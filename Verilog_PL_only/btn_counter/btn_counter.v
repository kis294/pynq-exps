==> flow/design.v <==
module cb
  (
   input wire                      CLK_IN,
   input wire                      BTNC,
   input wire                      CPU_RESETN,
   output wire [3:0]               leds
   );
  reg                               last_button = 0;
  reg                               button  = 0;
  reg button_down;
  reg   [3:0] leds_flop;
      reg [2:0] button_sync;
      reg       counter_en;
      reg [7:0] counter;
      always @(posedge CLK_IN) begin
        button_down <= 0;
        button_sync <= button_sync << 1 | BTNC;
        if (button_sync[2:1] == 2'b01) counter_en <= 1;
        else if (~button_sync[1])      counter_en <= 0;
        if (counter_en) begin
          counter <= counter + 1'b1;
          if (&counter) begin
            counter_en <= 0;
            counter    <= 0;
            button_down <= 1;
          end
        end
      end
      always @(posedge CLK_IN) begin
         if(CPU_RESETN == 1'b1) begin
           leds_flop <= 4'b0;
         end
         else begin 
            if (button_down == 1'b1)
               leds_flop <= leds_flop + button_down;
         end
      end
      assign leds = leds_flop;
endmodule
Step by step through the tools: cb
The steps from the RTL of cb to its reports follow in flow order.
Line numbers count from 1 in the design file above.
Operators carry their Yosys type and port widths (W data, S select, Z words).
Cell names lack the library's common part.
The mark n/a stands for no value.
- design top: cb
- clock port: CLK_IN
- library: sky130hd
- corner: tt_025C_1v80

Word-level counts
Source: Yosys, flattened and elaborated, memories not mapped. Widths are those after wreduce; folded enables and synchronous resets count as part of the registers. Registers that Yosys merges into a memory's read port (data or address) are not register bits. Print and check cells do not count. Equal cells are merged and count once.
- noted output and inout bits: 4
- input bits: 3
- noted register bits after elaboration: 17
- bitwise gates (word level): 1
- reduce/logical cells: 1
- muxes and demuxes: 5
- noted equal/unequal tests: 1
- add/sub/neg operators at 2
- operator list (kind ; number):
    $add A8 B1 Y8 const B ; 1
    $reduce_and A8 Y1 ; 1
    $mux W1 ; 5
    $add A4 B1 Y4 ; 1
    $or A3 B1 Y3 ; 1
    $eq A2 B1 Y1 const B ; 1

Longest topological paths
Longest topological path by Yosys (ltp), each cell counted once; first at word level (registers and memories cut), then after technology mapping (sequential cells cut; the memories' decode and read muxes count).
- noted word-level depth: 4
- noted ABC_AREA: 0
- depth in mapped cells at 5
- noted mapped depth without buffers: 5

After synthesis
The flow's flattened synthesis, as Yosys stat reports it; memories are mapped. The netlist is that of the ABC_AREA named above (0 if unset); the other value can give another one.
The area totals of this step are shown rounded.
- mapped area at 680 um^2
- flip-flops: 17
- standard cells after synthesis at 56
- area of sequential cells: 420 um^2
- cells by type (cell ; number ; total area (um^2)):
    edfxtp_1 ; 8 ; 240.23
    dfxtp_1 ; 9 ; 180.173
    xor2_1 ; 5 ; 43.792
    ha_1 ; 3 ; 37.536
    nor2_1 ; 6 ; 22.522
    mux2i_1 ; 2 ; 20.019
    nand2_1 ; 4 ; 15.014
    nand4_1 ; 2 ; 12.512
    and4_4 ; 1 ; 11.261
    a21oi_1 ; 2 ; 10.01
    nand3_2 ; 1 ; 10.01
    o21ai_0 ; 2 ; 10.01
    a41oi_1 ; 1 ; 8.758
    and4_1 ; 1 ; 8.758
    xnor2_1 ; 1 ; 8.758
    inv_1 ; 2 ; 7.507
    a31oi_1 ; 1 ; 6.256
    and2_1 ; 1 ; 6.256
Other cell types: 4; their cells: 4.

Path before layout
OpenSTA on the mapped netlist: ideal clock, no wires. The path of least setup slack (recovery checks aside). Input and output delay are each 20% of the period. Register names are those of the netlist, which keeps one name where synthesis merged equal registers.
- kind: reg2reg
- start point: register counter[0]
- end point: register counter[6]
- arrival: 0.951 ns
- period: 1.32 ns
- delay of the path: 1.217 ns
- buffers on the path: 0
- setup time: 0.266 ns
- noted path slack: 0.104 ns
- stages on the path at 5
- synthesis period reached: 1.216 ns
"delay of the path" is the arrival time less input delay plus setup time.
"stages on the path": output pins that drive a net of the path, with the launching flip-flop's if there is one; two outputs of one cell count as two.
"synthesis period reached" is the clock period less the worst setup slack; recovery checks do not enter. This is arithmetic on one report: input and output delays are still those of the set period (20% each).
Between the ends stands the longest chain of elaborated cells between them, by number of cells; it is not shown to be the way that was timed. Of several equally long chains one is given.
A line is the first line of the expression or statement that the cell stems from. Yosys adds cells for indexed reads and writes and turns some case tables into memories.
- cell sequence: edfxtp_1 -> ha_1 -> nand2_1 -> nor3_1 -> xor2_1
- noted length of the longest elaborated chain: 1
- elaborated cells between the ends (all ways): 2
- those cells by class: add/sub (1); reduce/logical (1)
- ends and longest elaborated chain, after synthesis (what ; line ; RTL):
    from (decl) ; 14 ; reg [7:0] counter;
    from (assign) ; 21 ; counter <= counter + 1'b1;
    from (assign) ; 24 ; counter    <= 0;
    $add A8 B1 Y8 ; 21 ;
    to (assign) ; 21 ;
    to (assign) ; 24 ;
    to (decl) ; 14 ;

Worst path after layout
Path of least setup slack in the final report of run 1 (OpenROAD, finished layout, wires in). Where an end is a register, its clock arrival counts in the times.
- kind: reg2reg
- start point: register counter[1]
- end point: register counter[5]
- buffers on the path: 0
- arrival: 1.30 ns
- setup time: 0.24 ns
- noted path slack: -0.05 ns
- period: 1.19 ns
- stages on the path at 5
Between the ends stands the longest chain of elaborated cells between them, by number of cells; it is not shown to be the way that was timed. Of several equally long chains one is given.
- cell sequence: edfxtp_1 -> ha_4 -> nand4_1 -> a21oi_2 -> o21ai_1
- noted length of the longest elaborated chain: 1
- elaborated cells between the ends (all ways): 2
- those cells by class: add/sub (1); reduce/logical (1)
- ends and longest elaborated chain, after layout (what ; line ; RTL):
    from (decl) ; 14 ; reg [7:0] counter;
    from (assign) ; 21 ; counter <= counter + 1'b1;
    from (assign) ; 24 ; counter    <= 0;
    $add A8 B1 Y8 ; 21 ;
    to (assign) ; 21 ;
    to (assign) ; 24 ;
    to (decl) ; 14 ;

# Flow runs of cb

Flow measurements of cb on sky130hd: 2 stored runs with different settings, listed in no order. Input and output delays are each 20% of the period that was set; the output load is 0.01 pF.
By "reached clock period" is meant the clock period of the run minus its worst setup slack. This is arithmetic on one report: input and output delays are still those of the set period (20% each).
"time used up by the worst setup path" = time allowed to the worst setup path (clock period - input delay - output delay, where it has them) - its slack; a late launch clock adds to it, a late capture clock takes from it.
By "power" is meant OpenSTA's value without simulated activity: inputs other than the clock are taken to toggle once in ten clock periods, and the tool carries that through the logic.
Results are given in rounded form.

Run 1

==> flow/run.sh <==
#!/bin/bash
# the make line also repeats the synthesis and layout settings of config.mk as NAME=value (left out here)
make -C /OpenROAD-flow-scripts/flow DESIGN_CONFIG=/design/flow/config.mk WORK_HOME=/design/flow/orfs CLKGATE_MAP_FILE= finish
==> flow/config.mk <==
export PLATFORM = sky130hd
export DESIGN_NAME = cb
export DESIGN_NICKNAME = cb
export VERILOG_FILES = /design/flow/design.v
export SDC_FILE = /design/flow/constraint.sdc
export NUM_CORES = 4
export LEC_CHECK = 0
export ABC_AREA = 0
export CAP_MARGIN = 0
export CORE_MARGIN = 9
export CORE_UTILIZATION = 55
export MIN_ROUTING_LAYER = met2
export PLACE_DENSITY_LB_ADDON = 0.13
export SLEW_MARGIN = 20
==> flow/constraint.sdc <==
create_clock -name core_clock -period 1.19 [get_ports {CLK_IN}]
set_input_delay 0.2380 -clock core_clock [delete_from_list [all_inputs] [get_ports {CLK_IN}]]
set_output_delay 0.2380 -clock core_clock [all_outputs]
set_load 0.01 [all_outputs]

Measured in run 1:
- noted the area of the synthesized netlist: 680 um^2
- die area at 2800 um^2
- standard-cell area after layout: 910 um^2
- post-route utilization at 79%
- setup slack of the worst path: -0.053 ns
- total negative slack on setup checks at -0.18 ns
- worst hold slack after layout: 0.35 ns
- power: 1.1 mW
- reached clock period: 1.243 ns
- noted the time used up by the worst setup path: 1.24 ns
- worst setup path kind: reg2reg

Run 2

==> flow/run.sh <==
#!/bin/bash
# the make line also repeats the synthesis and layout settings of config.mk as NAME=value (left out here)
make -C /OpenROAD-flow-scripts/flow DESIGN_CONFIG=/design/flow/config.mk WORK_HOME=/design/flow/orfs CLKGATE_MAP_FILE= finish
==> flow/config.mk <==
export PLATFORM = sky130hd
export DESIGN_NAME = cb
export DESIGN_NICKNAME = cb
export VERILOG_FILES = /design/flow/design.v
export SDC_FILE = /design/flow/constraint.sdc
export NUM_CORES = 4
export LEC_CHECK = 0
export CAP_MARGIN = 20
export CORE_MARGIN = 2
export CORE_UTILIZATION = 40
export SLEW_MARGIN = 20
==> flow/constraint.sdc <==
create_clock -name core_clock -period 2.31 [get_ports {CLK_IN}]
set_input_delay 0.4620 -clock core_clock [delete_from_list [all_inputs] [get_ports {CLK_IN}]]
set_output_delay 0.4620 -clock core_clock [all_outputs]
set_load 0.01 [all_outputs]

Measured in run 2:
- noted the area of the synthesized netlist: 680 um^2
- die area at 2100 um^2
- standard-cell area after layout: 790 um^2
- post-route utilization at 51%
- setup slack of the worst path: 0.63 ns
- total negative slack on setup checks at 0.000 ns
- worst hold slack after layout: 0.34 ns
- power: 0.53 mW
- reached clock period: 1.684 ns
- noted the time used up by the worst setup path: 1.22 ns
- worst setup path kind: reg2out

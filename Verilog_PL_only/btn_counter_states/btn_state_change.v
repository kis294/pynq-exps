==> flow/design.v <==
`timescale 1ns / 1ps
module btn_state_change(
    input CLK_IN,
    input CPU_RESETN,
    input BTNC,
    output wire [3:0] leds
    );
reg [2:0] btn_ff = 3'b0; 
reg counter_en ;
reg [7:0] counter_ff = 8'b0;
reg btn_sig = 0;
reg [3:0] led_ff = 4'b0;
reg [3:0] btn_cntr = 4'b0;
always @(posedge CLK_IN) begin
      btn_sig <= 0;
      btn_ff <= btn_ff << 1 | BTNC;
      if(btn_ff[2:1] == 2'b01) begin
         counter_en <= 1;
         counter_ff <= 8'b0;
       end
      else if (~btn_ff[1]) begin
         counter_en<= 0;
         counter_ff <= 8'b0;
      end
      if(counter_en) begin
         counter_ff <= counter_ff + 7'b1;
         if(&counter_ff) begin
            btn_sig <= 1;
            counter_en <= 0;
            counter_ff <= 8'b0;
         end
      end
end
localparam IDLE=4'd0,LED1=4'd1,LED2=4'd2,LED3=4'd3;
reg [2:0] curr_state=IDLE,next_state;
always @(posedge CLK_IN) begin
    if(CPU_RESETN == 1) begin
       curr_state <= IDLE;
    end
    else begin
       curr_state <= next_state;
    end
end
always @(posedge CLK_IN) begin
    case(curr_state)
    IDLE:begin
        led_ff <= 4'b0000;
        if(btn_sig == 1)
          next_state <= LED1;
    end
    LED1:begin
        led_ff <= 4'b0001;
        if(btn_sig == 1)
          next_state <= LED2;
    end
    LED2:begin
        led_ff <= 4'b0010;
        if(btn_sig == 1)
          next_state <= LED3;
    end
    LED3:begin
        led_ff <= 4'b0100;
        if(btn_sig == 1)
          next_state <= IDLE;
    end
    default:begin
         next_state <= IDLE;
         led_ff <= 4'b0000;
    end
    endcase
end
assign leds = led_ff;
endmodule
Reports on btn_state_change. The steps from the RTL of btn_state_change to its reports follow in flow order. Lines are those of the file above, counted from 1. Library cell names are shortened. The mark - stands for no value.

Design top: btn_state_change. Clock input: CLK_IN. Library: sky130hd. Timing corner: tt_025C_1v80.

Word level. Counts by Yosys on the flattened word-level netlist (proc, flatten, opt, wreduce; memories kept). Register bits leave out memories and registers merged into their read ports (data or address). Print and check cells are left out. Cells with the same type and inputs are merged into one.

The entry for flip-flop bits (word level) reads 22. Output and inout port bits: 4. Word-level cells: 36.

The figure for add/sub/neg operators is 1. The entry for equality and inequality tests reads 9. For muxes and demuxes the number is 15. The entry for bitwise gates (word level) reads 1. The figure for reductions and logical operators is 3.

Operator list (count): 8-bit two-way mux (4); 3-bit case mux with 4-bit select (1); 3-bit two-way mux (4); 3-bit case mux with 3-bit select (1); 2-bit inequality test with constant B (4); 8-bit by 1-bit adder with 8-bit output with constant B (1); 8-bit AND reduction (1); 3-bit by 2-bit equality test with 1-bit output with constant B (2); 1-bit two-way mux (5); 4-bit AND reduction (1); 3-bit by 1-bit equality test with 1-bit output with constant B (1); 3-bit by 1-bit inequality test with 1-bit output with constant B (1); 3-bit by 1-bit OR with 3-bit output (1); 3-bit logical NOT (1); 2-bit by 1-bit equality test with 1-bit output with constant B (1).

Depth. Yosys ltp: most cells in a row. Word level: on the elaborated netlist, between registers, memories and ports. Mapped: between sequential cells and ports; inverters and the memories' decode and read muxes count.

Under word-level depth stands 4. The figure for ABC_AREA is 1. Under gate-level depth with buffers stands 6.

After synthesis. Source: synth_stat.txt of the flow (Yosys; design flattened, memories mapped). It holds for the ABC_AREA given above (unset counts as 0); a run with the other value may have another netlist.

Cell types: edfxtp_1 (count 10, area in all 300.288 um^2); dfxtp_1 (count 10, area in all 200.192 um^2); ha_1 (count 8, area in all 100.096 um^2); inv_1 (count 14, area in all 52.55 um^2); nor2_1 (count 12, area in all 45.043 um^2); nand2_1 (count 11, area in all 41.29 um^2); a21oi_1 (count 4, area in all 20.019 um^2); nand3_1 (count 4, area in all 20.019 um^2); xnor2_1 (count 2, area in all 17.517 um^2); nand2_2 (count 2, area in all 12.512 um^2); nand2_4 (count 1, area in all 11.261 um^2); nor2_4 (count 1, area in all 11.261 um^2); o21ai_0 (count 2, area in all 10.01 um^2); a21boi_0 (count 1, area in all 7.507 um^2); buf_4 (count 1, area in all 7.507 um^2); o31ai_1 (count 1, area in all 7.507 um^2); nor2_2 (count 1, area in all 6.256 um^2); or2_2 (count 1, area in all 6.256 um^2).

Other cell types: 2; their cells: 2.

The figure for mapped cells is 88. For chip area (Yosys) the number is 885.8 um^2. The figure for sequential part of the area is 500.5 um^2. For flip-flop cells the number is 20. Buffer cells: 1.

Timing after synthesis. Path of least setup slack by OpenSTA after synthesis, without wires, with an ideal clock, recovery checks aside; 20% of the period is set as input and as output delay. Where synthesis merged equal registers, the netlist keeps one of their names.

Kind: register to register. Start: register curr_state[0]. End: register next_state[0]. Under period stands 1450 ps. The figure for setup time is 338 ps. For arrival time the number is 1210 ps. Data required time: 1112 ps. The figure for path slack is -97 ps. The figure for delay of the path is 1548 ps. Driving pins on the path: 5. Buffers on the path: 0. The entry for period reached after synthesis reads 1547 ps.

"delay of the path" is the arrival time less input delay plus setup time. "driving pins on the path": output pins that drive a net of the path, with the launching flip-flop's if there is one; two outputs of one cell count as two. "period reached after synthesis" = period - worst setup slack (recovery checks aside). The figure is calculated, with input and output delays left at 20% of the set period. Between the ends stands the longest chain of elaborated cells between them, by number of cells; it is not shown to be the way that was timed. Of several equally long chains one is given. A line is the first line of the expression or statement that the cell stems from. Yosys adds cells for indexed reads and writes and turns some case tables into memories. A register here has more assigning lines than the two given. The path ends at the enable pin of a flip-flop; only ways to that pin are counted.

Cell sequence: dfxtp_1 > inv_1 > ha_1 > or2_2 > o31ai_1. For cells in the longest elaborated chain the number is 3. For elaborated cells on any way between the ends the number is 9. The figure for source lines of those cells is 1. Those cells by class: eq/ne: 7; reduce/logical: 2.

Ends and longest elaborated chain, after synthesis: from (decl) (line 35) `reg [2:0] curr_state=IDLE,next_state;`; from (assign) (line 38) `curr_state <= IDLE;`; from (assign) (line 41) `curr_state <= next_state;`; 3-bit logical NOT (line 45) `case(curr_state)`; 2-bit inequality test; 4-bit AND reduction; to (assign) (line 49) `next_state <= LED1;`; to (assign) (line 54) `next_state <= LED2;`; to (decl) (line 35).

Timing after layout. Path of least setup slack in the final report of job 1 (OpenROAD, finished layout, wires in). Where an end is a register, its clock arrival counts in the times. The report prints the path's times to 10 ps; the period is as set.

Kind: register to register. Start: register curr_state[1]. End: register next_state[0]. Under period stands 939 ps. The figure for setup time is 290 ps. For arrival time the number is 1320 ps. Data required time: 950 ps. The figure for path slack is -370 ps. Driving pins on the path: 5. Buffers on the path: 0.

Between the ends stands the longest chain of elaborated cells between them, by number of cells; it is not shown to be the way that was timed. Of several equally long chains one is given. A register here has more assigning lines than the two given. The path ends at the enable pin of a flip-flop; only ways to that pin are counted.

Cell sequence: dfxtp_2 > inv_2 > ha_2 > or2_4 > o31ai_4. For cells in the longest elaborated chain the number is 3. For elaborated cells on any way between the ends the number is 9. The figure for source lines of those cells is 1. Those cells by class: eq/ne: 7; reduce/logical: 2.

Ends and longest elaborated chain, after layout: from (decl) (line 35) `reg [2:0] curr_state=IDLE,next_state;`; from (assign) (line 38) `curr_state <= IDLE;`; from (assign) (line 41) `curr_state <= next_state;`; 3-bit logical NOT (line 45) `case(curr_state)`; 2-bit inequality test; 4-bit AND reduction; to (assign) (line 49) `next_state <= LED1;`; to (assign) (line 54) `next_state <= LED2;`; to (decl) (line 35).

==> results <==
Design btn_state_change on sky130hd. What follows are 2 stored runs of the flow, each under its own settings; their order means nothing. The constraints put input and output delay at 20% of the set period each and load the outputs with 0.01 pF. "period achieved" means the clock period less the worst setup slack. The figure is calculated, with input and output delays left at 20% of the set period. By "critical setup path time" is meant the share of the clock period that the worst setup path is allowed (20% is reserved at inputs, 20% at outputs), minus its slack. Clock arrival times at its registers enter into it. "total design power" rests on the timing tool's default activity at the inputs, not on a simulated workload. "critical setup path time" is known to 10 ps.

Job 1 has these settings: period_ns 0.939; CORE_UTILIZATION 50; PLACE_DENSITY_LB_ADDON 0.02; HOLD_SLACK_MARGIN 0.26; ABC_AREA 1; SLEW_MARGIN 40; MIN_ROUTING_LAYER met1; CAP_MARGIN 20; CORE_MARGIN 2. The Yosys chip area after synthesis reads 885.8 um^2. For the final worst hold slack the run shows 321 ps. The period achieved stands at 1309 ps. The critical setup path time comes to 1310 ps. Worst setup path type: register to register. The setup slack of the critical path stands at -370 ps. The final design utilization stands at 73.6%. The area of the standard cells in the finished layout reads 1243.7 um^2. The measured full die area is 2124.3 um^2. The summed negative setup slack reads -4420 ps. The total design power comes to 0.001895 W.

Job 2 has these settings: period_ns 1.61; SETUP_SLACK_MARGIN 0.0; CAP_MARGIN 20; CORE_MARGIN 2; CORE_UTILIZATION 40; SLEW_MARGIN 20. The Yosys chip area after synthesis reads 828.3 um^2. For the final worst hold slack the run shows 339 ps. The period achieved stands at 1463 ps. The critical setup path time comes to 1140 ps. Worst setup path type: register to output. The setup slack of the critical path stands at 147 ps. The final design utilization stands at 48.5%. The area of the standard cells in the finished layout reads 952.2 um^2. The measured full die area is 2450.8 um^2. The summed negative setup slack reads 0 ps. The total design power comes to 0.001044 W.
